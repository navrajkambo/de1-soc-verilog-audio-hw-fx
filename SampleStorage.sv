==> flow/design.v <==
module SampleStorage (
		clk50,
		rst,
		idata,
		odata,
		iready,
		ivalid,
		oready,
		ovalid,
		read,
		write,
		read_ready,
		raddr,
		waddr,
		wdata,
		rdata,
		busy,
		channel,
		lrclk,
		state
	);
	parameter      ADDR_W             =     24;
	parameter      DATA_W             =     16;
	input logic clk50, rst, busy, ivalid, oready, read_ready;
	input logic signed [DATA_W-1:0]  idata;
	input logic signed [DATA_W-1:0] rdata;
	input logic channel, lrclk;
	output logic ovalid, iready, read, write;
	output logic signed [DATA_W-1:0]	odata;
	output logic signed [DATA_W-1:0] wdata;
	output logic [ADDR_W-1:0] waddr, raddr;
	logic signed [DATA_W-1:0] odata_next, wdata_next;
	logic [ADDR_W-2:0] raddress, waddress;
	logic ovalid_next, iready_next, flg;
	output logic [4:0] state;
	logic wmax_next, wmax, wmax_address, rmax_address;
	logic busy_last;
	assign rmax_address = &raddress;
	assign wmax_address = &waddress;
	assign waddr = {channel,waddress};
	assign raddr = {channel,raddress};
	always@(posedge clk50) begin
		if(rst) begin
			wmax_next <= 0;
		end else begin
			if(waddress >= 'd48000)
				wmax_next <= 1;
		end
	end
	always@(posedge clk50)	begin
		if(rst) begin
			state <= 'd0;
			raddress <= '0;
			waddress <= '0;
			iready_next <= 0;
			ovalid_next <= 0;
			odata_next <= '0;
			wdata_next <= '0;
			read <= 0;
			write <= 0;
			flg <=0;
		end else begin
			case(state)
				0: begin  
					ovalid_next <= '0;
					flg <= 0;
					if(ivalid) begin
						state <= 1;
						iready_next <= 1;
					end else
						state <= 0;
				end
				1: begin  
					iready_next <= 0;
					wdata_next <= idata;
					state <= 2;
				end
				2: begin  
					if(busy || ~lrclk) state <= 2;
					else begin
						write <= 1;
						state <= 3;
					end
				end
				3: begin  
					if(busy && ~busy_last) begin
						write <= 0;
						state <= 4;
					end else
						state <= 3;
				end
				4: begin  
					if(~busy) begin
						if(wmax_address)
							waddress <= '0;
						else
							waddress <= waddress + 1'd1;
						if(wmax)
							state <= 5;
						else begin
							state <= 8;
							flg <= '1;
						end
					end else
						state <= 4;
				end
				5: begin  
					if(busy || ~lrclk) state <= 5;
					else begin
						read <= 1;
						state <= 6;
					end
				end
				6: begin  
					if(busy && ~busy_last) begin
						read <= 0;
						state <= 7;
					end else
						state <= 6;
				end
				7: begin  
					if(read_ready) begin
						odata_next = rdata;
						state <= 8;
					end else begin
						state <= 7;
					end
				end
				8: begin  
					if(lrclk) begin
						ovalid_next <= 1;
						if(~flg) begin
							flg <= '1;
							if(rmax_address)
								raddress <= '0;
							else
								raddress <= raddress + 1'd1;
						end
						if(ovalid && oready) begin
							ovalid_next <= '0;
							state <= 0;
						end else
							state <= 8;
					end else state <= 8;
				end
				default: begin  
					iready_next <= iready;
					ovalid_next <= ovalid;
					state <= 0;
				end
			endcase
		end
	end
	always@(posedge clk50) begin  
		wmax <= wmax_next;
		busy_last <= busy;
	end
	always@(posedge clk50) begin  
		iready <= iready_next;
		ovalid <= ovalid_next;
		odata <= odata_next;
		wdata <= wdata_next;
	end
endmodule
# == From RTL to reports: SampleStorage ==
# The steps from the RTL of SampleStorage to its reports follow in flow order.
# Line numbers count from 1 in the design file above.
# Operators: Yosys type, input widths -> output width; for muxes data width and select width s.
# Library cell names are shortened.
# Not given: --
# setup
design,SampleStorage
clock_port,clk50
lib,sky130hd
corner,tt_025C_1v80

# == Elaborated design ==
# Counts by Yosys on the flattened word-level netlist (proc, flatten, opt, wreduce; memories kept). Register bits leave out memories and registers merged into their read ports (data or address). Print and check cells are left out. Cells with the same type and inputs are merged into one.
# bits
register_bits,125
input_bits,40
output_inout_bits,89
word_cells,87
# classes
add_sub_neg,2
compare,1
equal,16
n_mux,26
bitwise,6
reduce_logical,19
# ops
cell,count
$add 23x1->23 const B,2
$reduce_and 23->1,2
$mux 23,2
$pmux 5 s9,1
$ge 23x16->1 const B,1
$eq 5x3->1 const B,4
$mux 4,5
$ne 2x2->1 const B,8
$reduce_or 7->1,2
$mux 1,11
$eq 5x2->1 const B,2
$reduce_and 3->1,3
$pmux 1 s3,3
$reduce_and 2->1,4
$not 1->1,6
$eq 5x1->1 const B,1
$eq 5x4->1 const B,1
$logic_not 5->1,1
$reduce_bool 2->1,2
$reduce_and 4->1,1
$pmux 1 s2,2
$reduce_bool 3->1,1
$mux 3,1
$logic_and 1x1->1,2
$mux 2,1
$logic_or 1x1->1,1

# == Logic depth ==
# Longest topological path by Yosys (ltp), each cell counted once; first at word level (registers and memories cut), then after technology mapping (sequential cells cut; the memories' decode and read muxes count).
# depth
ltp_word,4
ABC_AREA,0
mapped_depth,7
depth_no_buf,6

# == After synthesis ==
# Yosys stat after the flow's synthesis: flattened, memories mapped to cells. It holds for the ABC_AREA given above (unset counts as 0); a run with the other value may have another netlist.
# The area totals of this step are shown rounded.
# by_type
cell,count
dfxtp_1,124
a21oi_1,76
nand2_1,97
or4_1,20
o31ai_1,19
nand3_1,20
nand4_1,15
or3_1,15
clkbuf_1,19
o21ai_0,12
and4_1,6
nor2_1,14
and3_1,8
xor2_1,5
inv_1,11
o21ai_1,8
a31oi_1,6
buf_4,5
# Not listed: further types 45, cells in them 70.
# mapped
cells,550
area_um2,4890
ff_cells,124

# == Timing after synthesis ==
# OpenSTA on the mapped netlist: ideal clock, no wires. The path of least setup slack (recovery checks aside). Input and output delay are each 20% of the period. Register names are those of the netlist, which keeps one name where synthesis merged equal registers.
# synth_timing
kind,reg2reg
start,reg raddress[0]
end,reg raddress[20]
tclk_ns,2.01
setup_time_ns,0.070
t_first_pin_ns,0.000
arrival_ns,1.851
t_required_ns,1.940
path_slack_ns,0.089
path_delay_ns,1.921
path_stages,7
period_less_setup_slack_ns,1.921
# "path_delay_ns" is the arrival time less input delay plus setup time.
# "path_stages": output pins that drive a net of the path, with the launching flip-flop's if there is one; two outputs of one cell count as two.
# "period_less_setup_slack_ns" = period - worst setup slack (recovery checks aside). The figure is calculated, with input and output delays left at 20% of the set period.
# Between the ends stands the longest chain of elaborated cells between them, by number of cells; it is not shown to be the way that was timed. Of several equally long chains one is given.
# A line is the first line of the expression or statement that the cell stems from. Yosys adds cells for indexed reads and writes and turns some case tables into memories.
# A register here has more assigning lines than the two given.
# synth_via
cell_sequence,dfxtp_1 ha_1 nand2_1 or4_1 buf_2 or4_1 a21oi_1
elab_chain_len,2
# synth_rtl
element,line_no,rtl
start: declaration,33,"logic [ADDR_W-2:0] raddress, waddress;"
start: assignment,53,raddress <= '0;
start: assignment,137,raddress <= raddress + 1'd1;
$add 23x1->23,137,
$mux 23,134,if(rmax_address)
end: assignment,135,raddress <= '0;
end: assignment,137,
end: declaration,33,

# == Path in the finished layout ==
# Path of least setup slack in the final report of run 2 (OpenROAD, finished layout, wires in). Where an end is a register, its clock arrival counts in the times.
# layout_timing
kind,reg2reg
start,reg state[1]
end,reg waddress[6]
tclk_ns,2.01
setup_time_ns,0.11
t_first_pin_ns,0.50
arrival_ns,2.25
t_required_ns,2.41
path_slack_ns,0.16
path_stages,6
# Between the ends stands the longest chain of elaborated cells between them, by number of cells; it is not shown to be the way that was timed. Of several equally long chains one is given.
# A register here has more assigning lines than the two given.
# layout_via
cell_sequence,dfxtp_4 buf_8 or4b_4 nor4_4 o21ai_1 o31ai_1
elab_chain_len,2
# layout_rtl
element,line_no,rtl
start: declaration,35,output logic [4:0] state;
start: assignment,52,state <= 'd0;
start: assignment,68,state <= 1;
$eq 5x3->1,63,case(state)
$reduce_and 2->1,--,
end: assignment,54,waddress <= '0;
end: assignment,97,waddress <= waddress + 1'd1;
end: declaration,33,"logic [ADDR_W-2:0] raddress, waddress;"

==> results <==
Measured results for SampleStorage: 2 stored runs of the Yosys and OpenROAD flow on sky130hd. The settings differ; the order carries no meaning. The constraints put input and output delay at 20% of the set period each and load the outputs with 0.01 pF.
By "achievedPeriod_ns" is meant the clock period of the run minus its worst setup slack. This is arithmetic on one report: input and output delays are still those of the set period (20% each).
By "worst_setup_path_time_ns" is meant the share of the clock period that the worst setup path is allowed (20% is reserved at inputs, 20% at outputs), minus its slack. Clock arrival times at its registers enter into it.
"total_power_mw" is the tool's figure for a default switching activity; nothing was simulated.
Results are given in rounded form.

Run 1, flow files:
==> flow/run.sh <==
#!/bin/bash
# the make line also repeats the synthesis and layout settings of config.mk as NAME=value (left out here)
make -C /OpenROAD-flow-scripts/flow DESIGN_CONFIG=/design/flow/config.mk WORK_HOME=/design/flow/orfs CLKGATE_MAP_FILE= finish
==> flow/config.mk <==
export PLATFORM = sky130hd
export DESIGN_NAME = SampleStorage
export DESIGN_NICKNAME = SampleStorage
export VERILOG_FILES = /design/flow/design.v
export SDC_FILE = /design/flow/constraint.sdc
export NUM_CORES = 4
export LEC_CHECK = 0
export ABC_AREA = 0
export CAP_MARGIN = 20
export CELL_PAD_IN_SITES_GLOBAL_PLACEMENT = 3
export CORE_MARGIN = 6
export CORE_UTILIZATION = 67
export PLACE_DENSITY_LB_ADDON = 0.14
export SLEW_MARGIN = 20
export TNS_END_PERCENT = 15
==> flow/constraint.sdc <==
create_clock -name core_clock -period 3.6 [get_ports {clk50}]
set_input_delay 0.7200 -clock core_clock [delete_from_list [all_inputs] [get_ports {clk50}]]
set_output_delay 0.7200 -clock core_clock [all_outputs]
set_load 0.01 [all_outputs]

Run 1: not finished: placement ended with error FLW-0024

Run 2, flow files:
==> flow/run.sh <==
#!/bin/bash
# the make line also repeats the synthesis and layout settings of config.mk as NAME=value (left out here)
make -C /OpenROAD-flow-scripts/flow DESIGN_CONFIG=/design/flow/config.mk WORK_HOME=/design/flow/orfs CLKGATE_MAP_FILE= finish
==> flow/config.mk <==
export PLATFORM = sky130hd
export DESIGN_NAME = SampleStorage
export DESIGN_NICKNAME = SampleStorage
export VERILOG_FILES = /design/flow/design.v
export SDC_FILE = /design/flow/constraint.sdc
export NUM_CORES = 4
export LEC_CHECK = 0
export ABC_AREA = 0
export CAP_MARGIN = 20
export CORE_MARGIN = 2
export CORE_UTILIZATION = 51
export PLACE_DENSITY_LB_ADDON = 0.16
export SETUP_SLACK_MARGIN = 0.19
export SLEW_MARGIN = 20
==> flow/constraint.sdc <==
create_clock -name core_clock -period 2.01 [get_ports {clk50}]
set_input_delay 0.4020 -clock core_clock [delete_from_list [all_inputs] [get_ports {clk50}]]
set_output_delay 0.4020 -clock core_clock [all_outputs]
set_load 0.01 [all_outputs]

==> results of run 2, as CSV <==
result,value
final_cell_area_um2,7240
synth_chip_area_um2,4890
post_route_util_pct,78.0
achievedPeriod_ns,1.853
worst_setup_path_time_ns,1.85
critical_path_kind,"reg2reg"
total_power_mw,5.92
holdWs_ns,0.275
final_die_area_um2,10400
ws_setup_ns,0.157
fin_tns_ns,0.000
